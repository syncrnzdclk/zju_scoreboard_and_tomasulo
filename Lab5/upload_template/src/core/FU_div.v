==> flow/design.v <==
`timescale 1ns / 1ps
module FU_div(
    input clk, EN,
    input[31:0] A, B,
    output[31:0] res
);
    reg TO_BE_FILLED = 0;
    wire res_valid;
    wire[63:0] divres;
    reg [23:0] state;  
    initial begin
        state = 0;
    end
    reg A_valid, B_valid;
    reg[31:0] A_reg, B_reg;
    initial begin
        A_valid <= 1'b0;
        B_valid <= 1'b0;
    end
    always@(posedge clk) begin
        if(EN & ~state) begin
            A_reg <= A;
            B_reg <= B;
            A_valid <= 1'b1;
            B_valid <= 1'b1;
            state <= 24'b1 << 23;  
        end
        else if(res_valid) begin
            A_valid <= 0;
            B_valid <= 0;
            state <= 0;
        end
        else state <= {1'b0, {state[23:1]}};
    end
    divider div(.aclk(clk),
        .s_axis_dividend_tvalid(A_valid),
        .s_axis_dividend_tdata(A_reg),
        .s_axis_divisor_tvalid(B_valid), 
        .s_axis_divisor_tdata(B_reg),
        .m_axis_dout_tvalid(res_valid), 
        .m_axis_dout_tdata(divres)
    );
    assign res = divres[63:32];  
endmodule
`timescale 1ns / 1ps
module multiplier(
    input wire CLK,
    input wire[31:0] A,
    input wire[31:0] B,
    output wire[31:0] P
    );
    integer i;
    reg[63:0] buffer[0:5];
    wire[63:0] res = A * B;
    initial begin
        for(i=0; i<=5; i=i+1) begin
            buffer[i] <= 0;
        end
    end
    always @(posedge CLK) begin
        buffer[5] <= res;
        for(i=0; i<5; i=i+1) begin
            buffer[i] <= buffer[i+1];
        end
    end
    assign P = buffer[0];
endmodule
module divider(
    input wire aclk,
    input wire s_axis_dividend_tvalid,
    input wire[31:0] s_axis_dividend_tdata,
    input wire s_axis_divisor_tvalid,
    input wire[31:0] s_axis_divisor_tdata,
    output wire m_axis_dout_tvalid,
    output wire[63:0] m_axis_dout_tdata
    );
    integer i;
    reg[63:0] buffer[0:22];
    reg valid[0:22];
    wire[63:0] res = {s_axis_dividend_tdata / s_axis_divisor_tdata, s_axis_dividend_tdata % s_axis_divisor_tdata};
    initial begin
        for(i=0; i<=22; i=i+1) begin
            buffer[i] <= 0;
            valid[i] <= 0;
        end
    end
    always @(posedge aclk) begin
        buffer[22] <= res;
        valid[22] <= s_axis_dividend_tvalid & s_axis_divisor_tvalid;
        for(i=0; i<22; i=i+1) begin
            buffer[i] <= buffer[i+1];
            valid[i] <= valid[i+1];
        end
    end
    assign m_axis_dout_tvalid = valid[0];
    assign m_axis_dout_tdata = buffer[0];
endmodule
module debug_clk(
    input clk,
    input debug_en,
    input debug_step,
    output debug_clk
);
    assign debug_clk = clk;
endmodule
# Step by step through the tools: FU_div
# Tool output for the design above, in the order of the flow.
# Lines are those of the file above, counted from 1.
# Operators: Yosys type, input widths -> output width; for muxes data width and select width s.
# Cell names lack the library's common part.
# The mark - stands for no value.
# design
design,FU_div
clock,clk
cell_library,sky130hd
corner,tt_025C_1v80

# After elaboration
# Yosys after proc, flatten, opt, wreduce and memory -nomap, before mapping. Enables and synchronous resets that opt folds into registers are not counted as muxes. Print and check cells are not counted. Equal cells are merged and count once.
# op_classes
addsub,0
multipliers,0
n_div,2
n_cmp,0
n_eq,0
n_shift,0
muxes,0
n_logic,2
n_reduce_logical,2
# op_table
operator,n
$div 32x32->32,1
$mod 32x32->32,1
$and 1x24->24,1
$not 24->24,1
$reduce_bool 24->1,1
$reduce_or 2->1,1
# word_totals
ff_bits,1584
latchBits,0
mem_bits_rw,0
mem_bits_ro,0
clocked_rd_ports_x_width,0
n_memories,0
input_bits,66
out_inout_bits,32
wordCells,57

# Logic depth
# Depth = most cells in a row (Yosys ltp): at word level without a register or memory, in the mapped netlist without a sequential cell, where the memories' decode and read muxes count.
# logic_depth
ltp_word,4
ABC_AREA,0
ltp_mapped,358

# Synthesis result
# The flow's flattened synthesis, as Yosys stat reports it; memories are mapped. The netlist is that of the ABC_AREA named above (0 if unset); the other value can give another one.
# types
cell_type,n,type_area_um2
dfxtp_1,784,1.57E+04
ha_1,529,6.62E+03
edfxtp_1,64,1.92E+03
a21oi_1,369,1.85E+03
xnor2_1,207,1.81E+03
nor2_1,473,1.78E+03
nand2_1,439,1647.83
a21o_1,160,1.2E+03
o21ai_0,231,1.16E+03
xor2_1,128,1.12E+03
o21a_1,100,750.72
nor3_1,145,725.696
inv_1,191,716.938
mux2_2,53,596.822
nand3_1,112,560.538
a31oi_1,89,556.784
o211ai_1,64,480.461
or3_1,67,419.152
# Other cell types: 103; their cells: 1048.
# mapped
cell_count,5253
synth_area_um2,47413.0
sequential_area_um2,17616.9
ff_cells,848
# The figures by module come from a second, unflattened synthesis with its own total; it is not the netlist above.
# hier_totals
hier_cells,6169
area_unflattened_um2,63279.4
# Rows give one instance, submodules left out.
# modules
module,n_inst,n_cells,mod_area_um2,seq_area_um2
divider,1,6049,60509.3,29928.7
FU_div,1,120,2770.2,2422.3

# Worst setup path after synthesis
# Path of least setup slack by OpenSTA after synthesis, without wires, with an ideal clock, recovery checks aside; 20% of the period is set as input and as output delay. Where synthesis merged equal registers, the netlist keeps one of their names.
# synth_path
path_type,register to register
start,register B_reg[15]
end,register div.buffer[22][32]
period_ns,100.0
launch_ns,0.000
arrival_ns,70.046
required_ns,99.877
path_slack_ns,29.831
delay_ns,70.169
driving_pins,322
path_buffers,40
period_less_setup_slack_ns,70.169
# "delay_ns" = arrival - input delay + setup time.
# "driving_pins" counts driving pins, that of a launching flip-flop among them; a cell with two outputs on the path counts twice.
# "period_less_setup_slack_ns" = period - worst setup slack (recovery checks aside). The figure is calculated, with input and output delays left at 20% of the set period.
# The rows between start and end are the longest chain of elaborated cells between them; the timing report does not say that the signal goes this way. Where chains are equally long, one stands for them.
# A line is the first line of the expression or statement that the cell stems from. Yosys adds cells for indexed reads and writes and turns some case tables into memories.
# synth_via
path_cell_list,edfxtp_1 > nor4_4 > nand4_1 > nor3_2 > a31oi_1 > a31oi_1 > ha_1 > o21a_1 > o21ai_0 > mux2i_1 > a21oi_1 > ha_1 > o21bai_1 > a21o_1 > nor2_1 > mux2_2 > ha_1 > o21ai_0 > [... 286 more ...] > inv_2 > buf_2 > mux2_2 > ha_1 > a21o_1 > a21o_1 > a21oi_1 > nor2b_1 > o21ai_0 > nand2b_1 > a21oi_1 > nor2b_1 > o21ai_0 > nand2b_1 > a211oi_1 > o21ai_0 > o21ba_2 > o21ai_0
elab_chain_len,1
cells_between,1
cone_lines,1
cone_classes,div (1)
# synth_rtl
element,line_no,rtl
from (decl),15,"reg[31:0] A_reg, B_reg;"
from (assign),23,B_reg <= B;
$div 32x32->32,80,"wire[63:0] res = {s_axis_dividend_tdata / s_axis_divisor_tdata, s_axis_dividend_tdata % s_axis_divisor_tdata};"
to (assign),88,buffer[22] <= res;
to (decl),78,reg[63:0] buffer[0:22];
# Nets of the timed path that keep an RTL name, with a line that drives or declares them; the list need not be complete.
# synth_nets
net,line_no
div.res[61],80
div.res[57],80
div.res[55],80
div.res[54],80
div.res[49],80

# Timing after layout
# From the final timing report of run 2: the path of least setup slack in the routed layout; clock arrival at registers is part of the times.
# layout_path
path_type,register to register
start,register B_reg[19]
end,register div.buffer[22][32]
period_ns,58.2
launch_ns,0.73
arrival_ns,66.38
required_ns,58.80
path_slack_ns,-7.58
driving_pins,337
path_buffers,49
# The rows between start and end are the longest chain of elaborated cells between them; the timing report does not say that the signal goes this way. Where chains are equally long, one stands for them.
# layout_via
path_cell_list,edfxtp_1 > buf_4 > nor4_4 > buf_4 > nand4_1 > nor3_4 > buf_4 > a31oi_1 > ha_1 > or3_1 > and4_1 > a21oi_2 > nor2_1 > nor2_1 > a21oi_1 > ha_1 > o21bai_2 > a21o_1 > [... 301 more ...] > o31ai_4 > buf_6 > mux2_2 > a31oi_1 > ha_1 > a21o_1 > a21oi_1 > nor2b_1 > o21ai_1 > nand2b_1 > a21oi_1 > nor2b_1 > o21ai_1 > nand2b_1 > a211oi_2 > o21ai_1 > o21ba_2 > o21ai_0
elab_chain_len,1
cells_between,1
cone_lines,1
cone_classes,div (1)
# layout_rtl
element,line_no,rtl
from (decl),15,"reg[31:0] A_reg, B_reg;"
from (assign),23,B_reg <= B;
$div 32x32->32,80,"wire[63:0] res = {s_axis_dividend_tdata / s_axis_divisor_tdata, s_axis_dividend_tdata % s_axis_divisor_tdata};"
to (assign),88,buffer[22] <= res;
to (decl),78,reg[63:0] buffer[0:22];
# Nets of the timed path that keep an RTL name, with a line that drives or declares them; the list need not be complete.
# layout_nets
net,line_no
div.res[61],80
div.res[52],80
div.res[49],80

# 2 stored runs of FU_div in the flow (synthesis by Yosys, layout by OpenROAD, sky130hd cells), in arbitrary order. Constraints: input delay and output delay 20% of the set period each, output load 0.01 pF.
# By "worst_path_time_ns" is meant the share of the clock period that the worst setup path is allowed (20% is reserved at inputs, 20% at outputs), minus its slack. Clock arrival times at its registers enter into it.
# By "total_power_uw" is meant OpenSTA's value without simulated activity: inputs other than the clock are taken to toggle once in ten clock periods, and the tool carries that through the logic.
# Settings: . = not set for that run.
# A result given as . is not shown for that run.
name,run 1,run 2
period_ns,47.8,58.2
CORE_UTILIZATION,49,22
SETUP_SLACK_MARGIN,5.0,.
GPL_TIMING_DRIVEN,1,.
CAP_MARGIN,15,20
MIN_ROUTING_LAYER,met2,.
CORE_MARGIN,2,2
SLEW_MARGIN,20,35
PLACE_DENSITY_LB_ADDON,.,0.21
CORE_ASPECT_RATIO,.,0.57
TNS_END_PERCENT,.,35
GPL_ROUTABILITY_DRIVEN,.,0
yosys_chip_area_um2,.,47413.0
total_die_area_um2,.,219392.0
util_frac,.,0.347
timing.setup.ws_ns,.,-7.581
tns_ns,.,-15.340
total_power_uw,.,2129
worst_path_time_ns,.,65.78
worst_path_kind,.,register to register
# Run 1: no final report: routing broke off with GRT-0116
